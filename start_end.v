==> flow/design.v <==
module start_end(
  output reg [31:0]AHB_INTERFACE_0_haddr,
  output reg [2:0]AHB_INTERFACE_0_hburst,
  output reg [3:0]AHB_INTERFACE_0_hprot,
  input [31:0]AHB_INTERFACE_0_hrdata,
  output reg AHB_INTERFACE_0_hready_in,
  input AHB_INTERFACE_0_hready_out,
  input AHB_INTERFACE_0_hresp,
  output reg [2:0]AHB_INTERFACE_0_hsize,
  output reg [1:0]AHB_INTERFACE_0_htrans,
  output reg [31:0]AHB_INTERFACE_0_hwdata,
  output reg AHB_INTERFACE_0_hwrite,
  output reg AHB_INTERFACE_0_sel,
  output reg start,
  input finish,  
  input clk,
  input reset
);
reg [3:0] state;
wire [31:0] start_code;
assign start_code = 32'h01020304;
wire [31:0] finish_code;
assign finish_code = 32'h04030201;
reg [31:0] read_data_reg;
always @(posedge clk) begin
    if ( !reset ) begin
        AHB_INTERFACE_0_haddr <= 0;
        AHB_INTERFACE_0_hburst <= 0;
        AHB_INTERFACE_0_hprot <= 0;
        AHB_INTERFACE_0_hready_in <= 0;
        AHB_INTERFACE_0_hsize <= 0;
        AHB_INTERFACE_0_htrans <= 0;
        AHB_INTERFACE_0_hwdata <= 0;
        AHB_INTERFACE_0_hwrite <= 0;
        AHB_INTERFACE_0_sel <= 0;        
        start <= 0;
        state <= 0;
    end
    else begin
    case(state)
        4'd0: begin  
            if ( AHB_INTERFACE_0_hready_out == 1 ) begin
                AHB_INTERFACE_0_htrans <= 2'b10;
                AHB_INTERFACE_0_haddr <= 32'h5000_0000;  
                AHB_INTERFACE_0_hburst <= 0;
                AHB_INTERFACE_0_hsize <= 3'b010;
                AHB_INTERFACE_0_hready_in <= 1;
                AHB_INTERFACE_0_sel <= 1;
                AHB_INTERFACE_0_hprot <= 1;
                state <= 4'd1;                
            end
        end
        4'd1: begin  
            if ( AHB_INTERFACE_0_hready_out == 1 ) begin
                read_data_reg <= AHB_INTERFACE_0_hrdata;
                AHB_INTERFACE_0_sel <= 0;
                AHB_INTERFACE_0_hprot <= 0;
                AHB_INTERFACE_0_hready_in <= 1;
                state <= 4'd2;
            end
            else begin
                AHB_INTERFACE_0_hready_in <= 0;
            end
            AHB_INTERFACE_0_htrans <= 0;
        end
        4'd2: begin  
            if ( read_data_reg == start_code ) begin
                start <= 1;
                state <= 4'd3;
            end
            else begin
                state <= 4'd0;
            end
        end
        4'd3: begin  
            if ( finish == 1 ) begin
                state <= 4'd4;
            end
            AHB_INTERFACE_0_haddr <= 0;
            AHB_INTERFACE_0_hburst <= 0;
            AHB_INTERFACE_0_hprot <= 0;
            AHB_INTERFACE_0_hready_in <= 0;
            AHB_INTERFACE_0_hsize <= 0;
            AHB_INTERFACE_0_htrans <= 0;
            AHB_INTERFACE_0_hwdata <= 0;
            AHB_INTERFACE_0_hwrite <= 0;
            AHB_INTERFACE_0_sel <= 0;
        end
        4'd4: begin  
            if ( AHB_INTERFACE_0_hready_out == 1 && AHB_INTERFACE_0_hresp == 0) begin
                AHB_INTERFACE_0_htrans <= 2'b10;
                AHB_INTERFACE_0_haddr <= 32'h5000_0004;
                AHB_INTERFACE_0_hburst <= 0;
                AHB_INTERFACE_0_hsize <= 3'b010;  
                AHB_INTERFACE_0_hready_in <= 1;
                AHB_INTERFACE_0_sel <= 1;
                AHB_INTERFACE_0_hprot <= 9;
                AHB_INTERFACE_0_hwdata <= finish_code;
                AHB_INTERFACE_0_hwrite <= 1;
                state <= 4'd5;
            end
        end
        4'd5: begin
            AHB_INTERFACE_0_htrans <= 0;
            AHB_INTERFACE_0_hready_in <= 0;
            state <= 4'd6;
        end
        4'd6: begin
            if ( AHB_INTERFACE_0_hready_out == 0 && AHB_INTERFACE_0_hresp == 0) begin
                AHB_INTERFACE_0_sel <= 0;
                AHB_INTERFACE_0_hprot <= 0;
                AHB_INTERFACE_0_hwdata <= 0;
                AHB_INTERFACE_0_hwrite <= 0;
                AHB_INTERFACE_0_hready_in <= 1;
                state <= 4'd7;
            end
        end
        default: begin
        AHB_INTERFACE_0_haddr <= 0;
        AHB_INTERFACE_0_hburst <= 0;
        AHB_INTERFACE_0_hprot <= 0;
        AHB_INTERFACE_0_hready_in <= 0;
        AHB_INTERFACE_0_hsize <= 0;
        AHB_INTERFACE_0_htrans <= 0;
        AHB_INTERFACE_0_hwdata <= 0;
        AHB_INTERFACE_0_hwrite <= 0;
        AHB_INTERFACE_0_sel <= 0;
        end
    endcase
    end
end
endmodule
## Tool chain data of start_end

Tool output for the design above, in the order of the flow.
Lines are those of the file above, counted from 1.
A cell with - has no value.

- Top: start_end
- Clock port: clk
- Standard-cell library: sky130hd
- Corner: tt_025C_1v80

## Word level

Counts by Yosys on the flattened word-level netlist (proc, flatten, opt, wreduce; memories kept). Register bits leave out memories and registers merged into their read ports (data or address). Print and check cells are left out. Cells with the same type and inputs are merged into one.

- Eq/ne operators: 12
- Bitwise operators: 7
- Muxes and demuxes: 35
- Reductions and logical operators: 16

Operators with widths:

| cell | count |
|---|---|
| parallel mux 32 bit (select 3 bit) | 2 |
| 2-to-1 mux 32 bit | 4 |
| equality test 32 x 25 -> 1 bit with constant B | 1 |
| 2-to-1 mux 4 bit | 8 |
| parallel mux 4 bit (select 7 bit) | 1 |
| parallel mux 4 bit (select 5 bit) | 1 |
| parallel mux 3 bit (select 3 bit) | 2 |
| AND reduction 3 bit | 4 |
| equality test 4 x 3 -> 1 bit with constant B | 3 |
| 2-to-1 mux 3 bit | 4 |
| inequality test 2 bit with constant B | 5 |
| parallel mux 1 bit (select 5 bit) | 2 |
| equality test 4 x 2 -> 1 bit with constant B | 2 |
| OR reduction 4 bit | 2 |
| inverter 1 bit | 7 |
| nonzero test 7 bit | 1 |
| AND reduction 6 bit | 1 |
| parallel mux 2 bit (select 3 bit) | 1 |
| 2-to-1 mux 2 bit | 3 |
| 2-to-1 mux 1 bit | 6 |
| AND reduction 5 bit | 1 |
| OR reduction 2 bit | 2 |
| equality test 4 x 1 -> 1 bit with constant B | 1 |
| logical NOT 4 bit | 1 |
| AND reduction 4 bit | 1 |
| parallel mux 1 bit (select 3 bit) | 1 |
| logical AND 1 bit | 2 |
| AND reduction 2 bit | 1 |

- Cells after elaboration: 82
- Register bits after elaboration: 116
- Output and inout bits: 80
- Input port bits: 37

## Longest topological paths

Yosys ltp: most cells in a row. Word level: on the elaborated netlist, between registers, memories and ports. Mapped: between sequential cells and ports; inverters and the memories' decode and read muxes count.

- Depth in word-level cells: 4
- ABC_AREA: 0
- Mapped depth: 4
- Depth with buffers taken out: 4

## After synthesis

Source: synth_stat.txt of the flow (Yosys; design flattened, memories mapped). It holds for the ABC_AREA given above (unset counts as 0); a run with the other value may have another netlist.

- Synthesis area: 2218.4 µm²
- Area of sequential cells: 1261.2 µm²
- Flip-flops: 47
- Cells in the netlist: 185
- Buffer cells: 74

Cell types:

| type | count | total area (µm²) |
|---|---|---|
| sky130_fd_sc_hd__edfxtp_1 | 32 | 960.922 |
| sky130_fd_sc_hd__buf_4 | 72 | 540.518 |
| sky130_fd_sc_hd__dfxtp_1 | 15 | 300.288 |
| sky130_fd_sc_hd__nor4_1 | 6 | 37.536 |
| sky130_fd_sc_hd__o21a_1 | 5 | 37.536 |
| sky130_fd_sc_hd__nor4b_1 | 4 | 35.034 |
| sky130_fd_sc_hd__mux2i_1 | 3 | 30.029 |
| sky130_fd_sc_hd__nand2_1 | 7 | 26.275 |
| sky130_fd_sc_hd__nor2_1 | 5 | 18.768 |
| sky130_fd_sc_hd__nor2b_1 | 3 | 18.768 |
| sky130_fd_sc_hd__a211oi_1 | 2 | 15.014 |
| sky130_fd_sc_hd__o21ai_0 | 3 | 15.014 |
| sky130_fd_sc_hd__or4_1 | 2 | 15.014 |
| sky130_fd_sc_hd__and3_1 | 2 | 12.512 |
| sky130_fd_sc_hd__nand2b_1 | 2 | 12.512 |
| sky130_fd_sc_hd__nand4_1 | 2 | 12.512 |
| sky130_fd_sc_hd__inv_1 | 3 | 11.261 |
| sky130_fd_sc_hd__o221a_1 | 1 | 11.261 |

Other cell types: 15; their cells: 16.

## Timing after synthesis

OpenSTA on the mapped netlist: ideal clock, no wires. The path of least setup slack (recovery checks aside). Input and output delay are each 20% of the period. Register names are those of the netlist, which keeps one name where synthesis merged equal registers.

- Kind: input -> register
- From: input port reset
- To: register read_data_reg[0]
- Slack: 819 ps
- Path delay: 1517 ps
- Clock period: 2920 ps
- Setup time: 393 ps
- Buffers on the path: 1
- Launch time at the first pin: 584 ps
- Arrival time: 1708 ps
- External input delay: 584 ps
- Data required time: 2527 ps
- Stages on the path: 2
- Period reached after synthesis: 2101 ps

"path delay" is the arrival time less input delay plus setup time.
"stages on the path": output pins that drive a net of the path, with the launching flip-flop's if there is one; two outputs of one cell count as two.
"period reached after synthesis" is the clock period less the worst setup slack; recovery checks do not enter. This is arithmetic on one report: input and output delays are still those of the set period (20% each).
Between the ends stands the longest chain of elaborated cells between them, by number of cells; it is not shown to be the way that was timed. Of several equally long chains one is given.
Each line given opens the expression or statement behind the cell; cells for indexed reads and writes are added by Yosys, which also makes memories of some case tables.

- Cells stage by stage: sky130_fd_sc_hd__clkbuf_1 -> sky130_fd_sc_hd__and3_1
- Length of the longest elaborated chain: 1
- Elaborated cells on any way between the ends: 1
- Source lines of those cells: 0
- Those cells by class: reduce/logical: 1

RTL lines, path post-synthesis:

| item | line | text |
|---|---|---|
| start, declared | 17 | `input reset` |
| AND reduction 3 bit | - |  |
| end, assigned | 55 | `read_data_reg <= AHB_INTERFACE_0_hrdata;` |
| end, declared | 24 | `reg [31:0] read_data_reg;` |

## Path in the finished layout

From the final timing report of record 1: the path of least setup slack in the routed layout; clock arrival at registers is part of the times.
The path's times are printed in steps of 10 ps; the period is the one set.

- Kind: input -> register
- From: input port AHB_INTERFACE_0_hready_out
- To: register AHB_INTERFACE_0_haddr[28]
- Clock period: 2170 ps
- Stages on the path: 5
- Setup time: 110 ps
- Launch time at the first pin: 430 ps
- Buffers on the path: 1
- External input delay: 430 ps
- Data required time: 2350 ps
- Slack: 390 ps
- Arrival time: 1960 ps

Between the ends stands the longest chain of elaborated cells between them, by number of cells; it is not shown to be the way that was timed. Of several equally long chains one is given.
A register here has more assigning lines than the two given.

- Cells stage by stage: sky130_fd_sc_hd__clkdlybuf4s50_1 -> sky130_fd_sc_hd__nand2b_1 -> sky130_fd_sc_hd__o21a_1 -> sky130_fd_sc_hd__or4_4 -> sky130_fd_sc_hd__mux2i_1
- Length of the longest elaborated chain: 3
- Elaborated cells on any way between the ends: 7
- Source lines of those cells: 3
- Those cells by class: eq/ne: 2; mux: 3; reduce/logical: 2

RTL lines, path post-layout:

| item | line | text |
|---|---|---|
| start, declared | 7 | `input AHB_INTERFACE_0_hready_out,` |
| logical AND 1 bit | 90 | `if ( AHB_INTERFACE_0_hready_out == 1 && AHB_INTERFACE_0_hresp == 0) begin` |
| 2-to-1 mux 32 bit | 90 |  |
| parallel mux 32 bit (select 3 bit) | 40 | `case(state)` |
| end, assigned | 27 | `AHB_INTERFACE_0_haddr <= 0;` |
| end, assigned | 44 | `AHB_INTERFACE_0_haddr <= 32'h5000_0000;` |
| end, declared | 2 | `output reg [31:0]AHB_INTERFACE_0_haddr,` |

Settings and measured results of 2 stored flow runs for module start_end (sky130hd), not sorted in any way. The constraints put input and output delay at 20% of the set period each and load the outputs with 0.01 pF.
"period reached" means the clock period less the worst setup slack. The figure is calculated, with input and output delays left at 20% of the set period.
By "worst setup path time" is meant the share of the clock period that the worst setup path is allowed (20% is reserved at inputs, 20% at outputs), minus its slack. Clock arrival times at its registers enter into it.
"power consumption": no workload was simulated; the value follows from the tool's default switching activity.
"worst setup path time" is known to 10 ps.

### Record 1

==> flow/run.sh <==
#!/bin/bash
# the make line also repeats the synthesis and layout settings of config.mk as NAME=value (left out here)
make -C /OpenROAD-flow-scripts/flow DESIGN_CONFIG=/design/flow/config.mk WORK_HOME=/design/flow/orfs CLKGATE_MAP_FILE= finish
==> flow/config.mk <==
export PLATFORM = sky130hd
export DESIGN_NAME = start_end
export DESIGN_NICKNAME = start_end
export VERILOG_FILES = /design/flow/design.v
export SDC_FILE = /design/flow/constraint.sdc
export NUM_CORES = 4
export LEC_CHECK = 0
export CAP_MARGIN = 20
export CORE_MARGIN = 2
export CORE_UTILIZATION = 40
export SETUP_SLACK_MARGIN = 0.03
export SLEW_MARGIN = 20
==> flow/constraint.sdc <==
create_clock -name core_clock -period 2.17 [get_ports {clk}]
set_input_delay 0.4340 -clock core_clock [delete_from_list [all_inputs] [get_ports {clk}]]
set_output_delay 0.4340 -clock core_clock [all_outputs]
set_load 0.01 [all_outputs]

Results of record 1:
- Mapped cell area after synthesis: 2218.4 µm²
- Die size: 6157.5 µm²
- Standard-cell area after layout: 2657.6 µm²
- Utilization of the finished layout: 0.489
- Worst setup slack after layout: 385 ps
- Setup TNS: 0 ps
- Worst hold slack in the final report: 469 ps
- Power consumption: 1.837 mW
- Period reached: 1785 ps
- Worst setup path time: 1350 ps
- Kind of the worst setup path: input -> register

### Record 2

==> flow/run.sh <==
#!/bin/bash
# the make line also repeats the synthesis and layout settings of config.mk as NAME=value (left out here)
make -C /OpenROAD-flow-scripts/flow DESIGN_CONFIG=/design/flow/config.mk WORK_HOME=/design/flow/orfs CLKGATE_MAP_FILE= finish
==> flow/config.mk <==
export PLATFORM = sky130hd
export DESIGN_NAME = start_end
export DESIGN_NICKNAME = start_end
export VERILOG_FILES = /design/flow/design.v
export SDC_FILE = /design/flow/constraint.sdc
export NUM_CORES = 4
export LEC_CHECK = 0
export ABC_AREA = 0
export CAP_MARGIN = 30
export CELL_PAD_IN_SITES_GLOBAL_PLACEMENT = 3
export CORE_ASPECT_RATIO = 1.85
export CORE_MARGIN = 2
export CORE_UTILIZATION = 32
export CTS_CLUSTER_DIAMETER = 241
export CTS_CLUSTER_SIZE = 86
export GPL_ROUTABILITY_DRIVEN = 1
export MAX_ROUTING_LAYER = met5
export PLACE_DENSITY_LB_ADDON = 0.06
export SETUP_SLACK_MARGIN = -0.19
export SLEW_MARGIN = 10
==> flow/constraint.sdc <==
create_clock -name core_clock -period 1.9 [get_ports {clk}]
set_input_delay 0.3800 -clock core_clock [delete_from_list [all_inputs] [get_ports {clk}]]
set_output_delay 0.3800 -clock core_clock [all_outputs]
set_load 0.01 [all_outputs]

Results of record 2:
- Mapped cell area after synthesis: 2218.4 µm²
- Die size: 7646.1 µm²
- Standard-cell area after layout: 2760.2 µm²
- Utilization of the finished layout: 0.408
- Worst setup slack after layout: 173 ps
- Setup TNS: 0 ps
- Worst hold slack in the final report: 467 ps
- Power consumption: 2.222 mW
- Period reached: 1727 ps
- Worst setup path time: 1350 ps
- Kind of the worst setup path: input -> register
